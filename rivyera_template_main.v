==> flow/design.v <==
module bram ( clk, wr_en, wr_addr, rd_addr, wr_din, wr_dout, rd_dout );
    parameter D_SIZE = 64;
    parameter Q_DEPTH = 8;
    localparam Q_SIZE = 1 << Q_DEPTH;
    input   clk;
    input   wr_en;
    input   [Q_DEPTH-1:0]   wr_addr;
    input   [Q_DEPTH-1:0]   rd_addr;
    input   [D_SIZE-1:0]    wr_din;
    output  [D_SIZE-1:0]    wr_dout;
    output  [D_SIZE-1:0]    rd_dout;
    reg     [D_SIZE-1:0]    ram [Q_SIZE-1:0];
    reg     [Q_DEPTH-1:0]   reg_wra;
    reg     [Q_DEPTH-1:0]   reg_rda;
    always @ (posedge clk) begin
        if(wr_en) begin
            ram[wr_addr] <= wr_din;
        end
        reg_wra <= wr_addr;
        reg_rda <= rd_addr;
    end
    assign wr_dout = ram[reg_wra];
    assign rd_dout = ram[reg_rda];
endmodule
module fifo ( clk, rst, d_in, d_out, wr_en, rd_en, f_empty, f_full, count );
    parameter D_SIZE = 32;
    parameter Q_DEPTH = 4;
    localparam Q_SIZE = 1 << Q_DEPTH;
    input                       clk;
    input                       rst;
    input       [D_SIZE-1:0]    d_in;
    output reg  [D_SIZE-1:0]    d_out;
    input                       wr_en;
    input                       rd_en;
    output                      f_empty;
    output                      f_full;
    output reg  [Q_DEPTH:0]     count;
    wire        [D_SIZE-1:0]    dout_bram;
    generate
        if(Q_DEPTH > 0) begin
            reg         [Q_DEPTH-1:0]   wr_ptr;
            reg         [Q_DEPTH-1:0]   rd_ptr; 
            always @ (posedge clk) begin
                if (rst) begin
                    wr_ptr <= { Q_DEPTH{1'b0} };
                    rd_ptr <= { Q_DEPTH{1'b0} };
                end else begin
                    if( !f_full && wr_en )
                        wr_ptr <= wr_ptr + { {(Q_DEPTH-1){1'b0}}, 1'b1 };
                    else
                        wr_ptr <= wr_ptr;
                    if( !f_empty && rd_en )
                        rd_ptr <= rd_ptr + { {(Q_DEPTH-1){1'b0}}, 1'b1 };
                    else
                        rd_ptr <= rd_ptr;
                end
            end
            always @ (posedge clk) begin
                if(rst) begin
                    d_out <= { D_SIZE {1'b0} };
                end else begin
                    if( !f_empty && rd_en ) d_out <= dout_bram;
                end
            end    
            bram # ( .D_SIZE(D_SIZE), .Q_DEPTH(Q_DEPTH) )
                 bram0 ( .clk(clk), .wr_en(!f_full && wr_en), .wr_addr(wr_ptr), .rd_addr(rd_ptr), .wr_din(d_in), .rd_dout(dout_bram) );
        end else begin
            reg [D_SIZE-1:0] ram;
            always @ (posedge clk) begin
                if(!f_full && wr_en) begin
                    ram <= d_in;
                end
            end
            always @ (posedge clk) begin
                if(rst) begin
                    d_out <= { D_SIZE {1'b0} };
                end else begin
                    if( !f_empty && rd_en ) d_out <= ram;
                end
            end
        end
    endgenerate
    assign f_empty = ~(|count);
    assign f_full = (count[Q_DEPTH] == 1'b1);
    always @ (posedge clk) begin
        if (rst) begin
            count <= { (Q_DEPTH+1){1'b0} };
        end else begin
            if ( !f_full & wr_en & !rd_en ) begin
                count <= count + { {Q_DEPTH{1'b0}}, 1'b1 };
            end else if ( !f_empty & rd_en & !wr_en ) begin
                count <= count + { {Q_DEPTH{1'b1}}, 1'b1 };  
            end else begin
                count <= count;
            end
        end
    end
endmodule
`timescale 1ns / 1ps
module rivyera_template_main # (
        parameter NUM_LEDS = 2
)(
        input                                   api_clk_in,
        input                                   api_rst_in,
        output      [NUM_LEDS-1:0]              api_led_out,
        input       [8-1:0]      api_hw_rev_in,
        input                                   api_self_contr_in,
        input       [10-1:0]   api_prev_contr_in,
        input       [10-1:0]   api_next_contr_in, 
        input       [10-1:0]   api_self_slot_in, 
        input       [5-1:0]   api_self_fpga_in, 
        output                                  api_o_clk_out,
        input                                   api_o_rfd_in,
        output      [10-1:0]   api_o_tgt_slot_out,
        output      [5-1:0]   api_o_tgt_fpga_out,
        output      [6-1:0]    api_o_tgt_reg_out,
        output      [1-1:0]         api_o_tgt_cmd_out,
        output      [6-1:0]    api_o_src_reg_out,
        output      [1-1:0]         api_o_src_cmd_out,
        output reg  [64-1:0]        api_o_data_out,
        output                                  api_o_wr_en_out, 
        output                                  api_i_clk_out,
        input       [10-1:0]   api_i_src_slot_in,
        input       [5-1:0]   api_i_src_fpga_in,
        input       [6-1:0]    api_i_src_reg_in,
        input       [1-1:0]         api_i_src_cmd_in,
        input       [6-1:0]    api_i_tgt_reg_in,
        input       [1-1:0]         api_i_tgt_cmd_in,
        input       [64-1:0]        api_i_data_in,
        input                                   api_i_empty_in,
        input                                   api_i_am_empty_in,
        output                                  api_i_rd_en_out
);
    localparam S_IDLE = 2'b00;
    localparam S_LOAD = 2'b01;
    localparam S_TASK = 2'b10;
    localparam C_SIZE_ADDR_REG = 1 << 6;
    localparam C_LEN_RDCOUNT = 8;
    localparam D_SIZE = 10 + 5 + 2 * 6 + C_LEN_RDCOUNT;
    reg     [64-1:0]        regs [C_SIZE_ADDR_REG-1:0];
    reg     [1:0]                       r_state;
    reg     [1:0]                       r_nextstate;
    reg     [1:0]                       w_state;
    reg     [1:0]                       w_nextstate;
    reg     [C_LEN_RDCOUNT-1:0]         w_counter;
    reg     [C_LEN_RDCOUNT-1:0]         w_nextcounter;
    wire                                clk;
    wire                                rst;
    reg     [3:0]                       rstcounter;
    reg                                 f_we;
    reg     [D_SIZE-1:0]                f_din;
    wire                                f_full;
    wire                                f_re;
    wire    [D_SIZE-1:0]                f_dout;
    wire                                f_empty;
    assign clk = api_clk_in;
    assign rst = |rstcounter;
    always @ (posedge api_clk_in) begin
        if(api_rst_in) begin
            rstcounter <= 4'hf;
        end else begin
            if(rst) rstcounter <= rstcounter + 4'hf;  
            else rstcounter <= rstcounter;
        end
    end
    assign api_i_clk_out = api_clk_in;
    assign api_o_clk_out = api_clk_in;
    assign api_led_out = {NUM_LEDS{1'b0}};
    always @ (posedge clk) begin
        r_state <= r_nextstate;
        w_state <= w_nextstate;
        w_counter <= w_nextcounter;
    end
    always @ (*) begin
        if(rst) begin
            r_nextstate = S_IDLE;
        end else begin
            case(r_state)
                S_IDLE: begin
                    if(!api_i_empty_in) begin
                        r_nextstate = S_LOAD;
                    end else begin
                        r_nextstate = S_IDLE;
                    end
                end
                S_LOAD: begin
                    r_nextstate = S_TASK;
                end
                S_TASK: begin
                    if(!f_full) begin
                        r_nextstate = S_IDLE;
                    end else begin
                        r_nextstate = S_TASK;
                    end
                end
                default: begin
                    r_nextstate = S_IDLE;
                end
            endcase
        end
    end
    assign api_i_rd_en_out = (r_state == S_LOAD);
    integer reg_index;
    always @ (posedge clk) begin
            if((r_state == S_IDLE) && (r_nextstate == S_LOAD) && (api_i_tgt_cmd_in == 1'b1)) begin
                regs[api_i_tgt_reg_in] <= api_i_data_in;
            end
    end
    always @ (posedge clk) begin
        if(rst) begin
            f_we <= 1'b0;
            f_din <= { D_SIZE {1'b0} };
        end else begin
            if((r_state == S_IDLE) && (r_nextstate == S_LOAD) && (api_i_tgt_cmd_in == 1'b0)) begin
                f_we <= 1'b1;
                f_din <= { api_i_src_slot_in, api_i_src_fpga_in, api_i_src_reg_in, api_i_tgt_reg_in, api_i_data_in[C_LEN_RDCOUNT-1:0] };
            end else begin
                f_we <= 1'b0;
                f_din <= f_din;
            end
        end
    end
    fifo # ( .D_SIZE(D_SIZE), .Q_DEPTH(2) ) fifo_read ( .clk(clk), .rst(rst),
             .d_in(f_din), .d_out(f_dout), .wr_en(f_we), .rd_en(f_re), .f_empty(f_empty), .f_full(f_full) );
    always @ (*) begin
        if(rst) begin
            w_nextstate = S_IDLE;
            w_nextcounter = { C_LEN_RDCOUNT { 1'b0 } };
        end else begin
            case(w_state)
                S_IDLE: begin
                    if(!f_empty) begin
                        w_nextstate = S_LOAD;
                        w_nextcounter = { C_LEN_RDCOUNT { 1'b0 } };
                    end else begin
                        w_nextstate = S_IDLE;
                        w_nextcounter = { C_LEN_RDCOUNT { 1'b0 } };
                    end
                end
                S_LOAD: begin
                    w_nextstate = S_TASK;
                    w_nextcounter = f_dout[C_LEN_RDCOUNT-1:0];
                end
                S_TASK: begin
                    if(|w_counter) begin
                        w_nextstate = S_TASK;
                        if(api_o_rfd_in) begin
                            w_nextcounter = w_counter + { C_LEN_RDCOUNT { 1'b1 } };  
                        end else begin
                            w_nextcounter = w_counter;
                        end
                    end else begin
                        w_nextstate = S_IDLE;
                        w_nextcounter = { C_LEN_RDCOUNT { 1'b0 } };
                    end
                end
                default: begin
                    w_nextstate = S_IDLE;
                    w_nextcounter = { C_LEN_RDCOUNT { 1'b0 } };
                end
            endcase
        end
    end
    assign f_re = (w_state == S_IDLE) && (~f_empty);
    assign api_o_tgt_slot_out = f_dout[(C_LEN_RDCOUNT + 2 * 6 + 5) +: 10];
    assign api_o_tgt_fpga_out = f_dout[(C_LEN_RDCOUNT + 2 * 6) +: 5];
    assign api_o_tgt_reg_out = f_dout[(C_LEN_RDCOUNT + 6) +: 6];
    assign api_o_tgt_cmd_out = 1'b1;
    assign api_o_src_reg_out = f_dout[C_LEN_RDCOUNT +: 6];
    assign api_o_src_cmd_out = 1'b1;
    assign api_o_wr_en_out = (w_state == S_TASK) && (|w_counter) && (api_o_rfd_in);
    always @ (posedge clk) begin
        if(rst) begin
            api_o_data_out <= { 64 {1'b0} };
        end else begin
            if(w_state == S_LOAD) begin
                api_o_data_out <= regs[api_o_src_reg_out];
            end
        end
    end
endmodule
# Tool chain data of rivyera_template_main
# The steps from the RTL of rivyera_template_main to its reports follow in flow order.
# Lines are those of the file above, counted from 1.
# Library cell names are shortened.
# A cell with -- has no value.
dict set report design {
  design {rivyera_template_main}
  clock_port {api_clk_in}
  lib {sky130hd}
  corner {tt_025C_1v80}
}

# Word level
# Yosys after proc, flatten, opt, wreduce and memory -nomap, before mapping. Memory bits, and registers merged into a memory's read port (data or address), are not among the register bits. Print and check cells are not counted. Equal cells are merged and count once.
# Yosys's memory passes give these memory sizes; they may raise the number of words (mostly to a power of two), join words into wider ones and drop unused or constant bits.
dict set report classes {
  n_eq 6
  add_sub_neg 6
  logic 5
  mux 19
  n_reduce_logical 17
}
# operator n
set ops {}
lappend ops {{2-to-1 mux 64 bit} 1}
lappend ops {{2-to-1 mux 35 bit} 1}
lappend ops {{parallel mux 8 bit (select 2 bit)} 1}
lappend ops {{2-to-1 mux 8 bit} 2}
lappend ops {{parallel mux 2 bit (select 3 bit)} 2}
lappend ops {{logical AND 1 bit} 8}
lappend ops {{adder 8 bit with constant B} 1}
lappend ops {{OR reduction 8 bit} 1}
lappend ops {{2-to-1 mux 2 bit} 4}
lappend ops {{equality test 2 x 1 -> 1 bit with constant B} 3}
lappend ops {{2-to-1 mux 6 bit} 1}
lappend ops {{2-to-1 mux 3 bit} 2}
lappend ops {{2-to-1 mux 1 bit} 5}
lappend ops {{AND 1 bit} 4}
lappend ops {{adder 2 x 1 -> 2 bit with constant B} 2}
lappend ops {{equality test 2 bit with constant B} 2}
lappend ops {{logical NOT 2 bit} 2}
lappend ops {{adder 4 bit with constant B} 1}
lappend ops {{OR reduction 4 bit} 1}
lappend ops {{logical NOT 1 bit} 3}
lappend ops {{adder 3 x 1 -> 3 bit with constant B} 1}
lappend ops {{adder 3 bit with constant B} 1}
lappend ops {{!= test 3 bit with constant B} 1}
lappend ops {{OR reduction 3 bit} 1}
lappend ops {{nonzero test 2 bit} 1}
lappend ops {{inverter 1 bit} 1}
dict set report word_totals {
  clocked_rd_ports_x_width 99
  mem_count 2
  output_inout_bits 99
  register_bits 61
  input_bits 142
  elab_cells 65
  ram_bits 4236
}
# name size word_bits read_ports wr line
set memory_table {}
lappend memory_table {regs 64 64 1 1 140} ;# reg     [64-1:0]        regs [C_SIZE_ADDR_REG-1:0];
lappend memory_table {fifo_read.genblk1.bram0.ram 4 35 1 1 12} ;# reg     [D_SIZE-1:0]    ram [Q_SIZE-1:0];

# Depth
# Longest topological path by Yosys (ltp), each cell counted once; first at word level (registers and memories cut), then after technology mapping (sequential cells cut; the memories' decode and read muxes count).
dict set report depth {
  word_depth 7
  ABC_AREA 0
  mapped_depth 11
  ltp_nobuf 8
}

# Synthesis result
# Yosys stat after the flow's synthesis: flattened, memories mapped to cells. It holds for the ABC_AREA given above (unset counts as 0); a run with the other value may have another netlist.
# The area totals of this step are shown rounded.
dict set report synth_totals {
  mapped_cells 7656
  sequential_area_mm2 0.13
  n_buf 475
  flip_flops 4398
  synth_area_mm2 0.17
}
# type n type_area_um2
set by_type {}
lappend by_type {edfxtp_1 4236 1.27E+05}
lappend by_type {mux4_2 960 2.16E+04}
lappend by_type {dfxtp_1 162 3243.11}
lappend by_type {mux2_2 226 2.54E+03}
lappend by_type {mux2i_1 222 2.22E+03}
lappend by_type {nand2_1 284 1.07E+03}
lappend by_type {a211oi_1 131 983.443}
lappend by_type {clkbuf_1 218 818.285}
lappend by_type {o221ai_1 87 761.981}
lappend by_type {nor2b_1 115 719.44}
lappend by_type {a221oi_1 67 586.813}
lappend by_type {buf_4 78 585.562}
lappend by_type {buf_2 108 540.518}
lappend by_type {a21oi_1 103 515.494}
lappend by_type {a221oi_2 30 450.432}
lappend by_type {nor3b_1 50 375.36}
lappend by_type {nor2_1 95 356.592}
lappend by_type {a22o_1 40 350.336}
# Not listed: further types 43, cells in them 444.
# The figures by module come from a second, unflattened synthesis with its own total; it is not the netlist above.
dict set report unflattened {
  cells_unflattened 7585
  hier_area_mm2 0.17
}
# Each row is one instance without its submodules.
# mod area_mm2 cells mod_seq_area_mm2 n_inst
set modules {}
lappend modules {rivyera_template_main 0.16 7153 0.13 1}
lappend modules {bram 0.0061 234 0.0043 1}
lappend modules {fifo 0.0017 198 0.00084 1}

# 2 stored runs of rivyera_template_main in the flow (synthesis by Yosys, layout by OpenROAD, sky130hd cells), in arbitrary order. Constraints: input delay and output delay 20% of the set period each, output load 0.01 pF.
# By "totalPower_uw" is meant OpenSTA's value without simulated activity: inputs other than the clock are taken to toggle once in ten clock periods, and the tool carries that through the logic.
# The measured numbers are rounded.
run="run 1" settings period_ns=6.11 CORE_UTILIZATION=35 SETUP_SLACK_MARGIN=0.8 PLACE_DENSITY_LB_ADDON=0.13 CORE_ASPECT_RATIO=0.72 CELL_PAD_IN_SITES_GLOBAL_PLACEMENT=1 GPL_TIMING_DRIVEN=1 CTS_CLUSTER_SIZE=93 CAP_MARGIN=20 CORE_MARGIN=2 SLEW_MARGIN=20
run="run 1" results synthArea_mm2=0.17 die_mm2=0.49 layout_utilization_pct=41 timing.setup.ws_ns=1.0 final_setup_tns_ns=0.000 final_hold_ws_ns=0.37 totalPower_uw=60000
run="run 2" settings period_ns=5.39 CORE_UTILIZATION=45 SETUP_SLACK_MARGIN=0.21 PLACE_DENSITY_LB_ADDON=0.23 MIN_ROUTING_LAYER="met2" CAP_MARGIN=20 CORE_MARGIN=2 SLEW_MARGIN=20
run="run 2" results synthArea_mm2=0.17 die_mm2=0.38 layout_utilization_pct=52 timing.setup.ws_ns=0.88 final_setup_tns_ns=0.000 final_hold_ws_ns=0.37 totalPower_uw=68000
